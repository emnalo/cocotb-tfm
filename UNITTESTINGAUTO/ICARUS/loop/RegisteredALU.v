==> flow/design.v <==
module ArithmeticLogicUnit (
    input [7:0] a_i,            
    input [7:0] b_i,            
    input [2:0] operation_i,    
    output zero_o,              
    output [7:0] result_o       
);
    localparam ZERO = 8'b00000000;
    wire [7:0] add_result, sub_result, and_result, or_result, slt_result;
    reg [7:0] aux_result;
    assign add_result = a_i + b_i;                   
    assign sub_result = a_i - b_i;                   
    assign and_result = a_i & b_i;                   
    assign or_result = a_i | b_i;                    
    assign slt_result = (a_i < b_i) ? 8'b00000001 : 8'b00000000;  
    always @(*) begin
        case (operation_i)
            3'b010: aux_result = add_result;
            3'b110: aux_result = sub_result;
            3'b000: aux_result = and_result;
            3'b001: aux_result = or_result;
            3'b111: aux_result = slt_result;
            default: aux_result = 8'b00000000;
        endcase
    end
    assign zero_o = (aux_result == ZERO) ? 1'b1 : 1'b0;
    assign result_o = aux_result;
endmodule
module RegisterNbits #(
    parameter SIZE = 8              
)(
    input rst_i,                    
    input clk_i,                    
    input en_i,                     
    input [SIZE-1:0] d_i,           
    output reg [SIZE-1:0] q_o       
);
    reg [SIZE-1:0] aux;
    always @(posedge clk_i or posedge rst_i) begin
        if (rst_i)                  
            aux <= {SIZE{1'b0}};
        else if (en_i)              
            aux <= d_i;             
    end
    always @(*) begin
        q_o = aux;
    end
endmodule
module RegisteredALU (
    input rst_i,
    input clk_i,
    input en_i,
    input [7:0] a_i,
    input [7:0] b_i,
    input [2:0] operation_i,
    output zero_o,
    output [7:0] result_o
);
    wire [7:0] result;
    wire zero;
    ArithmeticLogicUnit alu (
        .a_i(a_i),
        .b_i(b_i),
        .operation_i(operation_i),
        .zero_o(zero),
        .result_o(result)
    );
    RegisterNbits #(.SIZE(8)) result_register (
        .rst_i(rst_i),
        .clk_i(clk_i),
        .en_i(en_i),
        .d_i(result),
        .q_o(result_o)
    );
    RegisterNbits #(.SIZE(1)) zero_register (
        .rst_i(rst_i),
        .clk_i(clk_i),
        .en_i(en_i),
        .d_i(zero),
        .q_o(zero_o)
    );
endmodule
== From RTL to reports: RegisteredALU ==
What the tools print for RegisteredALU, step after step.
Lines are those of the file above, counted from 1.
Operators: Yosys type, input widths -> output width; for muxes data width and select width s.
Library cell names are shortened.
A cell with - has no value.

* Top: RegisteredALU
* Clock port: clk_i
* Cell library: sky130hd
* Library corner: tt_025C_1v80

== Word level ==
Counts by Yosys on the flattened word-level netlist (proc, flatten, opt, wreduce; memories kept). Register bits leave out memories and registers merged into their read ports (data or address); mux counts leave out enables and synchronous resets folded into registers. Print and check cells are left out. Cells with the same type and inputs are merged into one.

* Clocked read ports x word width: 0
* Memories kept: 0
* Bits in writable memories: 0
* Bits in read-only memories: 0
* Flip-flop bits (word level): 9
* Bits in latches: 0

* Bitwise gates (word level): 2
* Reduce/logical cells: 2
* Equality and inequality tests: 4
* Shift-type cells: 0
* Divide/modulo/power cells: 0
* Magnitude comparators: 1
* $mul: 0
* Multiplexer cells: 3
* $add $sub $neg: 2

{| class="wikitable"
|+ Operator list
! kind !! number
|-
| $pmux 8 s5 || 1
|-
| $add 8x8->8 || 1
|-
| $sub 8x8->8 || 1
|-
| $lt 8x8->1 || 1
|-
| $and 8x8->8 || 1
|-
| $or 8x8->8 || 1
|-
| $logic_not 8->1 || 1
|-
| $eq 3x3->1 const B || 2
|-
| $eq 3x1->1 const B || 1
|-
| $eq 3x2->1 const B || 1
|-
| $logic_not 3->1 || 1
|-
| $mux 1 || 2
|}

== Depth ==
Depth = most cells in a row (Yosys ltp): at word level without a register or memory, in the mapped netlist without a sequential cell, where the memories' decode and read muxes count.

* Depth in word-level cells: 5
* ABC_AREA: 1
* Gate-level depth with buffers: 15
* Gate-level depth less buffers: 15

== Netlist ==
The flow's flattened synthesis, as Yosys stat reports it; memories are mapped. The netlist is that of the ABC_AREA named above (0 if unset); the other value can give another one.

{| class="wikitable"
|+ Cell types
! cell type !! number !! total area (µm²)
|-
| ha_1 || 25 || 312.8
|-
| nand2_1 || 62 || 232.723
|-
| dfrtp_1 || 9 || 225.216
|-
| inv_1 || 44 || 165.158
|-
| nand3_1 || 31 || 155.149
|-
| nor2_1 || 25 || 93.84
|-
| fa_1 || 2 || 40.038
|-
| o21ai_0 || 8 || 40.038
|-
| nand4_1 || 6 || 37.536
|-
| a21oi_1 || 7 || 35.034
|-
| nand3b_1 || 3 || 22.522
|-
| buf_2 || 4 || 20.019
|-
| inv_2 || 5 || 18.768
|-
| nand2_2 || 3 || 18.768
|-
| o21bai_1 || 2 || 15.014
|-
| a31oi_1 || 2 || 12.512
|-
| nor2_2 || 2 || 12.512
|-
| o22ai_1 || 2 || 12.512
|}

Other cell types: 4; their cells: 6.

* Buffers: 5
* Standard cells after synthesis: 248
* Synthesis area: 1507.7 µm²
* Mapped flip-flops: 9

== Worst setup path after synthesis ==
OpenSTA on the mapped netlist: ideal clock, no wires. The path of least setup slack (recovery checks aside). Input and output delay are each 20% of the period. Register names are those of the netlist, which keeps one name where synthesis merged equal registers.

* Kind: input to register
* Start point: input a_i[0]
* End point: register zero_register.aux
* Arrival: 1846 ps
* Launch time at the first pin: 474 ps
* Setup time: 65 ps
* Path delay: 1437 ps
* Buffers on the path: 0
* Input delay: 474 ps
* Slack: 458 ps
* Period: 2370 ps
* Driving pins on the path: 14
* Synthesis period reached: 1912 ps

"path delay" = arrival - input delay + setup time.
"driving pins on the path": output pins that drive a net of the path, with the launching flip-flop's if there is one; two outputs of one cell count as two.
"synthesis period reached" = period - worst setup slack (recovery checks aside). The figure is calculated, with input and output delays left at 20% of the set period.
Between the ends stands the longest chain of elaborated cells between them, by number of cells; it is not shown to be the way that was timed. Of several equally long chains one is given.
Each line given opens the expression or statement behind the cell; cells for indexed reads and writes are added by Yosys, which also makes memories of some case tables.

* Cells stage by stage: inv_1 > ha_1 > fa_1 > nor2_1 > nor2_1 > nand2_1 > nand2_1 > nor2_1 > nand3_1 > nor2_1 > nand2_1 > nor2_1 > nand3_1 > nand2_1
* Length of the longest elaborated chain: 5

{| class="wikitable"
|+ RTL lines, path after synthesis
! item !! line !! source
|-
| start, declared || 53 || <nowiki>input [7:0] a_i,</nowiki>
|-
| $lt 8x8->1 || 15 || <nowiki>assign slt_result = (a_i < b_i) ? 8'b00000001 : 8'b00000000;</nowiki>
|-
| $mux 1 || 15 ||
|-
| $pmux 8 s5 || 17 || <nowiki>case (operation_i)</nowiki>
|-
| $logic_not 8->1 || 26 || <nowiki>assign zero_o = (aux_result == ZERO) ? 1'b1 : 1'b0;</nowiki>
|-
| $mux 1 || 26 ||
|-
| end, assigned || 41 || <nowiki>aux <= {SIZE{1'b0}};</nowiki>
|-
| end, assigned || 43 || <nowiki>aux <= d_i;</nowiki>
|-
| end, declared || 38 || <nowiki>reg [SIZE-1:0] aux;</nowiki>
|}

== Worst path after layout ==
Path of least setup slack in the final report of run B (OpenROAD, finished layout, wires in). Where an end is a register, its clock arrival counts in the times.
The report prints the path's times to 10 ps; the period is as set.

* Kind: input to register
* Start point: input a_i[0]
* End point: register zero_register.aux
* Driving pins on the path: 15
* Slack: 1060 ps
* Arrival: 2830 ps
* Input delay: 740 ps
* Buffers on the path: 1
* Period: 3690 ps
* Setup time: 60 ps
* Launch time at the first pin: 740 ps

Between the ends stands the longest chain of elaborated cells between them, by number of cells; it is not shown to be the way that was timed. Of several equally long chains one is given.

* Cells stage by stage: clkdlybuf4s50_1 > inv_1 > ha_1 > fa_1 > nor2_1 > nor2_1 > nand2_1 > nand2_1 > nor2_1 > nand3_1 > nor2_1 > nand2_1 > nor2_1 > nand3_1 > nand2_1
* Length of the longest elaborated chain: 5

{| class="wikitable"
|+ RTL lines, path post-layout
! item !! line !! source
|-
| start, declared || 53 || <nowiki>input [7:0] a_i,</nowiki>
|-
| $lt 8x8->1 || 15 || <nowiki>assign slt_result = (a_i < b_i) ? 8'b00000001 : 8'b00000000;</nowiki>
|-
| $mux 1 || 15 ||
|-
| $pmux 8 s5 || 17 || <nowiki>case (operation_i)</nowiki>
|-
| $logic_not 8->1 || 26 || <nowiki>assign zero_o = (aux_result == ZERO) ? 1'b1 : 1'b0;</nowiki>
|-
| $mux 1 || 26 ||
|-
| end, assigned || 41 || <nowiki>aux <= {SIZE{1'b0}};</nowiki>
|-
| end, assigned || 43 || <nowiki>aux <= d_i;</nowiki>
|-
| end, declared || 38 || <nowiki>reg [SIZE-1:0] aux;</nowiki>
|}

Flow measurements of RegisteredALU on sky130hd: 2 stored runs with different settings, listed in no order. Input and output delays are each 20% of the period that was set; the output load is 0.01 pF.
"worst setup path time" is the time allowed to the run's worst setup path (the clock period less input and output delay, where it has them) less its slack. Clock arrival times count: a late capture clock shortens it, a late launch clock lengthens it.
"power": no workload was simulated; the value follows from the tool's default switching activity.
"worst setup path time" is known to 10 ps.

Run A
==> flow/run.sh <==
#!/bin/bash
# the make line also repeats the synthesis and layout settings of config.mk as NAME=value (left out here)
make -C /OpenROAD-flow-scripts/flow DESIGN_CONFIG=/design/flow/config.mk WORK_HOME=/design/flow/orfs CLKGATE_MAP_FILE= finish
==> flow/config.mk <==
export PLATFORM = sky130hd
export DESIGN_NAME = RegisteredALU
export DESIGN_NICKNAME = RegisteredALU
export VERILOG_FILES = /design/flow/design.v
export SDC_FILE = /design/flow/constraint.sdc
export NUM_CORES = 4
export LEC_CHECK = 0
export ABC_AREA = 0
export CAP_MARGIN = 20
export CELL_PAD_IN_SITES_DETAIL_PLACEMENT = 2
export CORE_ASPECT_RATIO = 0.83
export CORE_MARGIN = 2
export CORE_UTILIZATION = 48
export CTS_CLUSTER_DIAMETER = 88
export MAX_ROUTING_LAYER = met5
export PLACE_DENSITY_LB_ADDON = 0.16
export SETUP_SLACK_MARGIN = -0.21
export SLEW_MARGIN = 20
export TNS_END_PERCENT = 10
==> flow/constraint.sdc <==
create_clock -name core_clock -period 3.42 [get_ports {clk_i}]
set_input_delay 0.6840 -clock core_clock [delete_from_list [all_inputs] [get_ports {clk_i}]]
set_output_delay 0.6840 -clock core_clock [all_outputs]
set_load 0.01 [all_outputs]

==> results of run A <==
did not finish, placement stopped with DPL-0033

Run B
==> flow/run.sh <==
#!/bin/bash
# the make line also repeats the synthesis and layout settings of config.mk as NAME=value (left out here)
make -C /OpenROAD-flow-scripts/flow DESIGN_CONFIG=/design/flow/config.mk WORK_HOME=/design/flow/orfs CLKGATE_MAP_FILE= finish
==> flow/config.mk <==
export PLATFORM = sky130hd
export DESIGN_NAME = RegisteredALU
export DESIGN_NICKNAME = RegisteredALU
export VERILOG_FILES = /design/flow/design.v
export SDC_FILE = /design/flow/constraint.sdc
export NUM_CORES = 4
export LEC_CHECK = 0
export ABC_AREA = 1
export CAP_MARGIN = 0
export CELL_PAD_IN_SITES_DETAIL_PLACEMENT = 0
export CORE_MARGIN = 2
export CORE_UTILIZATION = 57
export CTS_CLUSTER_DIAMETER = 186
export GPL_TIMING_DRIVEN = 0
export PLACE_DENSITY_LB_ADDON = 0.28
export SLEW_MARGIN = 20
export TNS_END_PERCENT = 20
==> flow/constraint.sdc <==
create_clock -name core_clock -period 3.69 [get_ports {clk_i}]
set_input_delay 0.7380 -clock core_clock [delete_from_list [all_inputs] [get_ports {clk_i}]]
set_output_delay 0.7380 -clock core_clock [all_outputs]
set_load 0.01 [all_outputs]

==> results of run B <==
chip area after synthesis (Yosys): 1507.7 µm²
die area: 3072.5 µm²
utilization: 74.9%
worst setup slack after layout: 1062 ps
total negative slack: 0 ps
worst hold slack: 480 ps
power: 405.5 µW
worst setup path time: 1890 ps
worst setup path kind: input to register
